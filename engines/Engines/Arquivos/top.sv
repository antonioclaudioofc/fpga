==> flow/design.v <==
`timescale 1ns/1ps
`default_nettype none
module top #(
  parameter integer F_CLK_HZ            = 25_000_000,
  parameter         BTN_ACTIVE_LOW      = 1,   
  parameter         TEST_ACTIVE_LOW     = 0,   
  parameter         LEDEN_ACTIVE_LOW    = 0,   
  parameter integer DB_MS               = 5,
  parameter integer LONG_PRESS_MS       = 1000,  
  parameter integer NORMAL_SECS         = 30,
  parameter integer TEST_SECS           = 3,
  parameter integer DIV_O3_TOGGLE       = F_CLK_HZ/2,  
  parameter integer DIV_LED_TOGGLE      = F_CLK_HZ/2,  
  parameter integer DIV_O5_TOGGLE       = F_CLK_HZ/4   
)(
  input  wire clk,
  input  wire I1, I4, I5,   
  output reg  led,
  output reg  O1, O2, O3, O4, O5
);
  wire start_in = BTN_ACTIVE_LOW   ? ~I1 : I1;
  wire stop_in  = BTN_ACTIVE_LOW   ? ~I2 : I2;
  wire rst_in   = BTN_ACTIVE_LOW   ? ~I3 : I3;
  wire test_in  = TEST_ACTIVE_LOW  ? ~I4 : I4;    
  wire leden_in = LEDEN_ACTIVE_LOW ? ~I5 : I5;    
  reg start_s0, start_s1, stop_s0, stop_s1, rst_s0, rst_s1, test_s0, test_s1, leden_s0, leden_s1;
  always @(posedge clk) begin
    start_s0 <= start_in;  start_s1 <= start_s0;
    stop_s0  <= stop_in;   stop_s1  <= stop_s0;
    rst_s0   <= rst_in;    rst_s1   <= rst_s0;
    test_s0  <= test_in;   test_s1  <= test_s0;
    leden_s0 <= leden_in;  leden_s1 <= leden_s0;
  end
  wire start_lvl = start_s1;
  wire stop_lvl  = stop_s1;
  wire rst_lvl   = rst_s1;
  wire test_lvl  = test_s1;      
  wire leden_lvl = leden_s1;     
  function integer DB_MAX; DB_MAX = (F_CLK_HZ/1000)*DB_MS; endfunction
  localparam integer DBW = ( ( (F_CLK_HZ/1000)*DB_MS ) <= 1 ) ? 1 : $clog2( (F_CLK_HZ/1000)*DB_MS );
  reg [DBW-1:0] db_cnt_st, db_cnt_sp, db_cnt_rs;
  reg start_state, stop_state, rst_state;
  always @(posedge clk) begin
    if (start_lvl == start_state) db_cnt_st <= {DBW{1'b0}};
    else if (db_cnt_st == DB_MAX()-1) begin
      start_state <= start_lvl;
      db_cnt_st   <= {DBW{1'b0}};
    end else db_cnt_st <= db_cnt_st + 1'b1;
  end
  always @(posedge clk) begin
    if (stop_lvl == stop_state) db_cnt_sp <= {DBW{1'b0}};
    else if (db_cnt_sp == DB_MAX()-1) begin
      stop_state <= stop_lvl;
      db_cnt_sp  <= {DBW{1'b0}};
    end else db_cnt_sp <= db_cnt_sp + 1'b1;
  end
  always @(posedge clk) begin
    if (rst_lvl == rst_state) db_cnt_rs <= {DBW{1'b0}};
    else if (db_cnt_rs == DB_MAX()-1) begin
      rst_state <= rst_lvl;
      db_cnt_rs <= {DBW{1'b0}};
    end else db_cnt_rs <= db_cnt_rs + 1'b1;
  end
  reg start_state_d, stop_state_d, rst_state_d;
  always @(posedge clk) begin
    start_state_d <= start_state;
    stop_state_d  <= stop_state;
    rst_state_d   <= rst_state;
  end
  wire start_rise = start_state & ~start_state_d;
  wire stop_rise  = stop_state  & ~stop_state_d;
  wire rst_rise   = rst_state   & ~rst_state_d;
  typedef enum reg [1:0] {IDLE, M1_ON, M2_ON} state_t;
  reg [1:0] st, st_nxt;   
  localparam integer MAX_CYC = NORMAL_SECS*F_CLK_HZ;
  localparam integer TW      = (MAX_CYC <= 1) ? 1 : $clog2(MAX_CYC);
  reg [TW-1:0] tcnt;
  reg          timeup;
  wire [TW-1:0] target_cycles = test_lvl ? (TEST_SECS*F_CLK_HZ) : (NORMAL_SECS*F_CLK_HZ);
  wire          timer_en      = (st==M1_ON) || (st==M2_ON);
  always @(posedge clk) begin
    if (!timer_en) begin
      tcnt   <= {TW{1'b0}};
      timeup <= 1'b0;
    end else begin
      if (tcnt == target_cycles-1) begin
        tcnt   <= {TW{1'b0}};
        timeup <= 1'b1;
      end else begin
        tcnt   <= tcnt + 1'b1;
        timeup <= 1'b0;
      end
    end
  end
  always @* begin
    st_nxt = st;
    case (st)
      IDLE:   if (start_rise) st_nxt = M1_ON;
      M1_ON:  if (rst_rise)   st_nxt = IDLE;
              else if (stop_rise)  st_nxt = IDLE;
              else if (timeup)     st_nxt = M2_ON;
      M2_ON:  if (rst_rise)   st_nxt = IDLE;
              else if (stop_rise)  st_nxt = IDLE;
              else if (timeup)     st_nxt = M1_ON;
      default: st_nxt = IDLE;
    endcase
  end
  always @(posedge clk) begin
    if (rst_rise) st <= IDLE;
    else          st <= st_nxt;
  end
  always @* begin
    case (st)
      IDLE:   begin O1=1'b0; O2=1'b0; O4=1'b0; end
      M1_ON:  begin O1=1'b1; O2=1'b0; O4=1'b1; end
      M2_ON:  begin O1=1'b0; O2=1'b1; O4=1'b1; end
      default:begin O1=1'b0; O2=1'b0; O4=1'b0; end
    endcase
  end
  localparam integer O3W  = (DIV_O3_TOGGLE  <= 1) ? 1 : $clog2(DIV_O3_TOGGLE );
  localparam integer O5W  = (DIV_O5_TOGGLE  <= 1) ? 1 : $clog2(DIV_O5_TOGGLE );
  localparam integer LEDW = (DIV_LED_TOGGLE <= 1) ? 1 : $clog2(DIV_LED_TOGGLE);
  reg [O3W-1:0]  div_o3;
  reg [O5W-1:0]  div_o5;
  reg [LEDW-1:0] div_led;
  always @(posedge clk) begin
    if (!O4) begin
      div_o3 <= {O3W{1'b0}};
      O3     <= 1'b0;
    end else begin
      if (div_o3 == DIV_O3_TOGGLE-1) begin
        div_o3 <= {O3W{1'b0}};
        O3     <= ~O3;
      end else begin
        div_o3 <= div_o3 + 1'b1;
      end
    end
  end
  always @(posedge clk) begin
    if (div_o5 == DIV_O5_TOGGLE-1) begin
      div_o5 <= {O5W{1'b0}};
      O5     <= ~O5;
    end else begin
      div_o5 <= div_o5 + 1'b1;
    end
  end
  always @(posedge clk) begin
    if (!leden_lvl) begin
      div_led <= {LEDW{1'b0}};
      led     <= 1'b0;
    end else begin
      if (div_led == DIV_LED_TOGGLE-1) begin
        div_led <= {LEDW{1'b0}};
        led     <= ~led;
      end else begin
        div_led <= div_led + 1'b1;
      end
    end
  end
endmodule
`default_nettype wire
# Step by step through the tools: top
# Tool output for the design above, in the order of the flow.
# Line numbers count from 1 in the design file above.
# Library cell names are shortened.
# Not given: -
# design
design	top
clock	clk
cell_library	sky130hd
corner	tt_025C_1v80

# Word-level counts
# Counts by Yosys on the flattened word-level netlist (proc, flatten, opt, wreduce; memories kept). Register bits leave out memories and registers merged into their read ports (data or address). Print and check cells are left out. Cells with the same type and inputs are merged into one.
# word_totals
regBits	174
inputBits	4
out_inout_bits	6
word_cells	93
# classes
addsub	8
n_eq	15
muxes	11
bitwise	18
reduce_logical	13
# op_table
op	count
adder 17 x 1 -> 17 bit with constant B	3
equality test 17 bit with constant B	3
adder 24 x 1 -> 24 bit with constant B	2
equality test 24 bit with constant B	2
equality test 30 x 32 -> 1 bit	1
subtractor 30 x 1 -> 31 bit with constant B	1
adder 30 x 1 -> 30 bit with constant B	1
2-to-1 mux 30 bit	1
adder 23 x 1 -> 23 bit with constant B	1
equality test 23 bit with constant B	1
NOT 1 bit	15
OR reduction 2 bit	7
2-to-1 mux 2 bit	5
AND reduction 2 bit	3
inequality test 3 bit with constant B	2
case mux 2 bit (select 3 bit)	1
2-to-1 mux 1 bit	4
equality test 1 bit	3
AND 1 bit	3
AND reduction 3 bit	1
equality test 2 x 1 -> 1 bit with constant B	1
equality test 2 bit with constant B	1
inequality test 2 bit with constant B	1
zero test 2 bit	1
logical OR 1 bit	1

# Logic depth
# Depth = most cells in a row (Yosys ltp): at word level without a register or memory, in the mapped netlist without a sequential cell, where the memories' decode and read muxes count.
# depth
word_depth	5
abc_area	1
depth_mapped	10
mapped_depth_nobuf	9

# Synthesis result
# The flow's flattened synthesis, as Yosys stat reports it; memories are mapped. The netlist is that of the ABC_AREA named above (0 if unset); the other value can give another one.
# Totals and module areas in this step are rounded.
# mapped
stdcells	968
area_um2	6600
sequential_area_um2	2700
flip_flops	133
buffers	9
# by_type
type	count	type_area_um2
dfxtp_1	130	2.6E+03
nand2_1	252	945.907
nor2_1	217	814.531
inv_1	99	371.606
nand3_1	56	280.269
xor2_1	32	280.269
xnor2_1	21	183.926
nand4_1	29	181.424
a21oi_1	36	180.173
edfxtp_1	3	90.086
nor3_1	18	90.086
ha_1	5	62.56
buf_6	5	56.304
nor2_2	9	56.304
nand3b_1	7	52.55
or2_2	8	50.048
o21ai_0	9	45.043
nor2_4	3	33.782
# Other cell types: 13; their cells: 29.

# Timing after synthesis
# OpenSTA on the mapped netlist: ideal clock, no wires. The path of least setup slack (recovery checks aside). Input and output delay are each 20% of the period. Register names are those of the netlist, which keeps one name where synthesis merged equal registers.
# synth_timing
path_type	register to register
from	reg div_o5[0]
to	reg O5
period_ns	2.91
setup_ns	0.293
t_first_pin_ns	0.000
arrival_ns	1.155
required_time_ns	2.617
setup_slack_ns	1.462
delay_ns	1.448
driving_pins	8
n_path_buf	0
synth_period_reached_ns	1.448
# "delay_ns" = arrival - input delay + setup time.
# "driving_pins" counts driving pins, that of a launching flip-flop among them; a cell with two outputs on the path counts twice.
# "synth_period_reached_ns" = period - worst setup slack (recovery checks aside). The figure is calculated, with input and output delays left at 20% of the set period.
# The rows between start and end are the longest chain of elaborated cells between them; the timing report does not say that the signal goes this way. Where chains are equally long, one stands for them.
# A line is the first line of the expression or statement that the cell stems from. Yosys adds cells for indexed reads and writes and turns some case tables into memories.
# synth_between
path_cell_list	dfxtp_1 > ha_1 > nand3_1 > nor2_1 > inv_1 > nor2_1 > nand3_2 > inv_1
elab_chain_len	1
cone_cells	1
cone_lines	1
classes_between	eq/ne (1)
# synth_lines
item	line	source
start, declared	124	reg [O5W-1:0]  div_o5;
start, assigned	141	div_o5 <= {O5W{1'b0}};
start, assigned	144	div_o5 <= div_o5 + 1'b1;
equality test 23 bit	140	if (div_o5 == DIV_O5_TOGGLE-1) begin
end, assigned	142	O5     <= ~O5;
end, declared	19	output reg  O1, O2, O3, O4, O5

# Timing after layout
# From the final timing report of run 1: the path of least setup slack in the routed layout; clock arrival at registers is part of the times.
# layout_timing
path_type	register to output
from	reg (no name shown)
to	out O4
period_ns	2.61
out_delay_ns	0.52
t_first_pin_ns	0.42
arrival_ns	1.72
required_time_ns	2.09
setup_slack_ns	0.37
driving_pins	4
n_path_buf	1
# layout_between
path_cell_list	edfxtp_1 > nor2_1 > inv_1 > clkdlybuf4s50_1
# layout_lines
item	line	source
end, declared	19	output reg  O1, O2, O3, O4, O5
# No chain of elaborated cells between the ends is given.

# Measured data: module top, platform sky130hd, 2 stored runs of the flow under differing settings, order arbitrary. Input and output delays are each 20% of the period that was set; the output load is 0.01 pF.
# "achievedPeriod_ns" = clock period - worst setup slack. The figure is calculated, with input and output delays left at 20% of the set period.
# "worst_path_ns" = time allowed to the worst setup path (clock period - input delay - output delay, where it has them) - its slack; a late launch clock adds to it, a late capture clock takes from it.
# "final_power_uw" rests on the timing tool's default activity at the inputs, not on a simulated workload.
# The results are shown rounded.
# Among the settings, . means not set for that run.
stored run	period_ns	CORE_UTILIZATION	SETUP_SLACK_MARGIN	CORE_ASPECT_RATIO	CORE_MARGIN	CELL_PAD_IN_SITES_GLOBAL_PLACEMENT	CELL_PAD_IN_SITES_DETAIL_PLACEMENT	TNS_END_PERCENT	ABC_AREA	GPL_TIMING_DRIVEN	CAP_MARGIN	SLEW_MARGIN	PLACE_DENSITY_LB_ADDON	MIN_ROUTING_LAYER	MAX_ROUTING_LAYER	tns_setup_ns	die_um2	worst_path_ns	worst_setup_path_type	fin_util_pct	final_stdcell_area_um2	post_synth_area_um2	worst_setup_slack_ns	final_power_uw	achievedPeriod_ns	timing.hold.ws_ns
run 1	2.61	28	-0.15	0.57	9	0	0	20	1	0	40	10	.	.	.	0.000	30000	1.72	register to output	34	7700	6600	0.37	4700	2.240	0.33
run 2	2.64	19	.	.	3	.	2	50	1	.	20	20	0.06	met1	met5	0.000	37000	1.70	register to output	23	7800	6600	0.41	4600	2.233	0.33
